==> flow/design.v <==
module dacpwm
#(
  parameter C_pcm_bits = 12,  
  parameter C_dac_bits = 4   
)
(
  input clk,  
  input signed [C_pcm_bits-1:0] pcm,  
  output [C_dac_bits-1:0] dac  
);
    parameter C_pwm_bits = C_pcm_bits-C_dac_bits;  
    reg [C_dac_bits-1:0] R_dac0, R_dac1;
    reg [C_pwm_bits-1:0] R_pcm_low;
    always @(posedge clk)
    begin
      R_dac0 <= { ~pcm[C_pcm_bits-1], pcm[C_pcm_bits-2:C_pcm_bits-C_dac_bits]};
      R_dac1 <= { ~pcm[C_pcm_bits-1], pcm[C_pcm_bits-2:C_pcm_bits-C_dac_bits]} + 1;
      R_pcm_low <= pcm[C_pwm_bits-1:0];
    end
    reg [C_pwm_bits-1:0] R_pwm_counter;
    always @(posedge clk)
      R_pwm_counter <= R_pwm_counter + 1;  
    reg [C_dac_bits-1:0] R_dac_output;
    always @(posedge clk)
    begin
      R_dac_output <= R_pwm_counter >= R_pcm_low ? R_dac0 : R_dac1;
    end
    assign dac = R_dac_output;
endmodule
From RTL to reports: dacpwm
The steps from the RTL of dacpwm to its reports follow in flow order. Lines are those of the file above, counted from 1. Operators carry their Yosys type and port widths (W data, S select, Z words). Cell names lack the library's common part. A cell with - has no value.

Design top: dacpwm. Clock port: clk. Cell library: sky130hd. Corner: tt_025C_1v80.

Word-level counts
Yosys after proc, flatten, opt, wreduce and memory -nomap, before mapping. Enables and synchronous resets that opt folds into registers are not counted as muxes. Memory bits, and registers merged into a memory's read port (data or address), are not among the register bits. Print and check cells are not counted. Equal cells are merged and count once.

Flip-flop bits (word level): 28. Under bits of input ports stands 13. The entry for output and inout bits reads 4. Under elaborated cells stands 10.

The entry for add/sub/neg operators reads 2. Under $lt $le $gt $ge stands 1. The entry for muxes and demuxes reads 1. The figure for bitwise logic cells is 1.

Operators by type and width (number): $add A8 B1 Y8 const B (1); $ge A8 B8 Y1 (1); $add A4 B1 Y4 const B (1); $mux W4 (1); $not A1 Y1 (1).

Longest topological paths
Longest topological path by Yosys (ltp), each cell counted once; first at word level (registers and memories cut), then after technology mapping (sequential cells cut; the memories' decode and read muxes count).

Word-level depth: 2. The entry for ABC_AREA reads 1. The entry for gate-level depth with buffers reads 11.

Mapped cells and area
The flow's flattened synthesis, as Yosys stat reports it; memories are mapped. The netlist is that of the ABC_AREA named above (0 if unset); the other value can give another one. The area totals of this step are shown rounded.

Cells by type (number): dfxtp_1 (28); ha_1 (10); nand2_1 (19); inv_1 (17); xor2_1 (7); nand3_1 (6); nand2_2 (2); nor2_1 (3); a21oi_1 (2); nand3_2 (1); nor3_2 (1); xnor2_1 (1); o21a_1 (1); nand4_1 (1); nor2_2 (1).

For standard cells after synthesis the number is 100. The figure for chip area (Yosys) is 0.00099 mm². Under sequential part of the area stands 0.00056 mm². For mapped flip-flops the number is 28.

Path before layout
Source: OpenSTA report_checks on the synthesized netlist (no wires, ideal clock, input and output delay 20% of the period each), path of least setup slack; recovery checks are left aside. Register names are those of the netlist, which keeps one name where synthesis merged equal registers.

Path type: reg-to-reg. Start point: register R_pwm_counter[0]. End point: register R_dac_output[0]. For period the number is 2070 ps. Library setup time: 112 ps. Time at the first pin: 0 ps. Arrival: 1114 ps. The figure for required time is 1958 ps. Path slack: 844 ps. For path delay the number is 1226 ps. Under stages stands 11. Under buffers on the path stands 0. The figure for synthesis period reached is 1226 ps.

"path delay" = arrival - input delay + setup time. "stages" counts driving pins, that of a launching flip-flop among them; a cell with two outputs on the path counts twice. "synthesis period reached" = period - worst setup slack (recovery checks aside). The figure is calculated, with input and output delays left at 20% of the set period. The rows between start and end are the longest chain of elaborated cells between them; the timing report does not say that the signal goes this way. Where chains are equally long, one stands for them. A line is the first line of the expression or statement that the cell stems from. Yosys adds cells for indexed reads and writes and turns some case tables into memories.

Cells stage by stage: dfxtp_1 inv_1 ha_1 nand2_1 nor2_1 nor2_1 nand2_1 nand2_2 nand2_2 nand2_1 nand2_1. The entry for cells in the longest elaborated chain reads 2. The entry for elaborated cells on any way between the ends reads 2.

Ends and longest elaborated chain, after synthesis: from (decl) (line 20) `reg [C_pwm_bits-1:0] R_pwm_counter;`; from (assign) (line 22) `R_pwm_counter <= R_pwm_counter + 1;`; $ge A8 B8 Y1 (line 26) `R_dac_output <= R_pwm_counter >= R_pcm_low ? R_dac0 : R_dac1;`; $mux W4 (line 26); to (assign) (line 26); to (decl) (line 23) `reg [C_dac_bits-1:0] R_dac_output;`.

Path in the finished layout
From the final timing report of run A: the path of least setup slack in the routed layout; clock arrival at registers is part of the times. The path's times are printed in steps of 10 ps; the period is the one set.

Path type: reg-to-output. Start point: register R_dac_output[1]. End point: output dac[1]. For period the number is 2960 ps. External output delay: 590 ps. Time at the first pin: 330 ps. Arrival: 1210 ps. The figure for required time is 2370 ps. Path slack: 1160 ps. Under stages stands 2. Under buffers on the path stands 1.

Cells stage by stage: dfxtp_1 clkdlybuf4s50_1. The entry for cells in the longest elaborated chain reads 0. The entry for elaborated cells on any way between the ends reads 0.

Ends and longest elaborated chain, post-layout: from (decl) (line 23) `reg [C_dac_bits-1:0] R_dac_output;`; from (assign) (line 26) `R_dac_output <= R_pwm_counter >= R_pcm_low ? R_dac0 : R_dac1;`; to (decl) (line 9) `output [C_dac_bits-1:0] dac`.

==> runs of dacpwm <==
2 stored runs of dacpwm in the flow (synthesis by Yosys, layout by OpenROAD, sky130hd cells), in arbitrary order. Constraints: input delay and output delay 20% of the set period each, output load 0.01 pF. "reached clock period" means the clock period less the worst setup slack. The figure is calculated, with input and output delays left at 20% of the set period. "total power after layout" rests on the timing tool's default activity at the inputs, not on a simulated workload. Results are given in rounded form.

Files of run A:
==> flow/run.sh <==
#!/bin/bash
# the make line also repeats the synthesis and layout settings of config.mk as NAME=value (left out here)
make -C /OpenROAD-flow-scripts/flow DESIGN_CONFIG=/design/flow/config.mk WORK_HOME=/design/flow/orfs CLKGATE_MAP_FILE= finish
==> flow/config.mk <==
export PLATFORM = sky130hd
export DESIGN_NAME = dacpwm
export DESIGN_NICKNAME = dacpwm
export VERILOG_FILES = /design/flow/design.v
export SDC_FILE = /design/flow/constraint.sdc
export NUM_CORES = 4
export LEC_CHECK = 0
export ABC_AREA = 1
export CAP_MARGIN = 20
export CELL_PAD_IN_SITES_DETAIL_PLACEMENT = 1
export CORE_ASPECT_RATIO = 0.64
export CORE_MARGIN = 2
export CORE_UTILIZATION = 53
export CTS_CLUSTER_SIZE = 12
export GPL_TIMING_DRIVEN = 0
export PLACE_DENSITY_LB_ADDON = 0.24
export SETUP_SLACK_MARGIN = 0.61
export SLEW_MARGIN = 20
export TNS_END_PERCENT = 70
==> flow/constraint.sdc <==
create_clock -name core_clock -period 2.96 [get_ports {clk}]
set_input_delay 0.5920 -clock core_clock [delete_from_list [all_inputs] [get_ports {clk}]]
set_output_delay 0.5920 -clock core_clock [all_outputs]
set_load 0.01 [all_outputs]

Results of run A. For the worst hold slack after layout the run shows 450 ps. The total power after layout reads 0.70 mW. The measured worst slack on setup checks is 1,200 ps. For the overall die area the run shows 0.0022 mm². The reached clock period is 1,803 ps. The standard-cell area of the final layout is 0.0012 mm². The synthesis area comes to 0.00099 mm². The post-layout utilization reads 70%.

Files of run B:
==> flow/run.sh <==
#!/bin/bash
# the make line also repeats the synthesis and layout settings of config.mk as NAME=value (left out here)
make -C /OpenROAD-flow-scripts/flow DESIGN_CONFIG=/design/flow/config.mk WORK_HOME=/design/flow/orfs CLKGATE_MAP_FILE= finish
==> flow/config.mk <==
export PLATFORM = sky130hd
export DESIGN_NAME = dacpwm
export DESIGN_NICKNAME = dacpwm
export VERILOG_FILES = /design/flow/design.v
export SDC_FILE = /design/flow/constraint.sdc
export NUM_CORES = 4
export LEC_CHECK = 0
export CAP_MARGIN = 20
export CORE_MARGIN = 2
export CORE_UTILIZATION = 40
export SLEW_MARGIN = 20
==> flow/constraint.sdc <==
create_clock -name core_clock -period 1.9 [get_ports {clk}]
set_input_delay 0.3800 -clock core_clock [delete_from_list [all_inputs] [get_ports {clk}]]
set_output_delay 0.3800 -clock core_clock [all_outputs]
set_load 0.01 [all_outputs]

Results of run B. For the worst hold slack after layout the run shows 420 ps. The total power after layout reads 1.1 mW. The measured worst slack on setup checks is 3 ps. For the overall die area the run shows 0.0028 mm². The reached clock period is 1,897 ps. The standard-cell area of the final layout is 0.0012 mm². The synthesis area comes to 0.00095 mm². The post-layout utilization reads 56%.
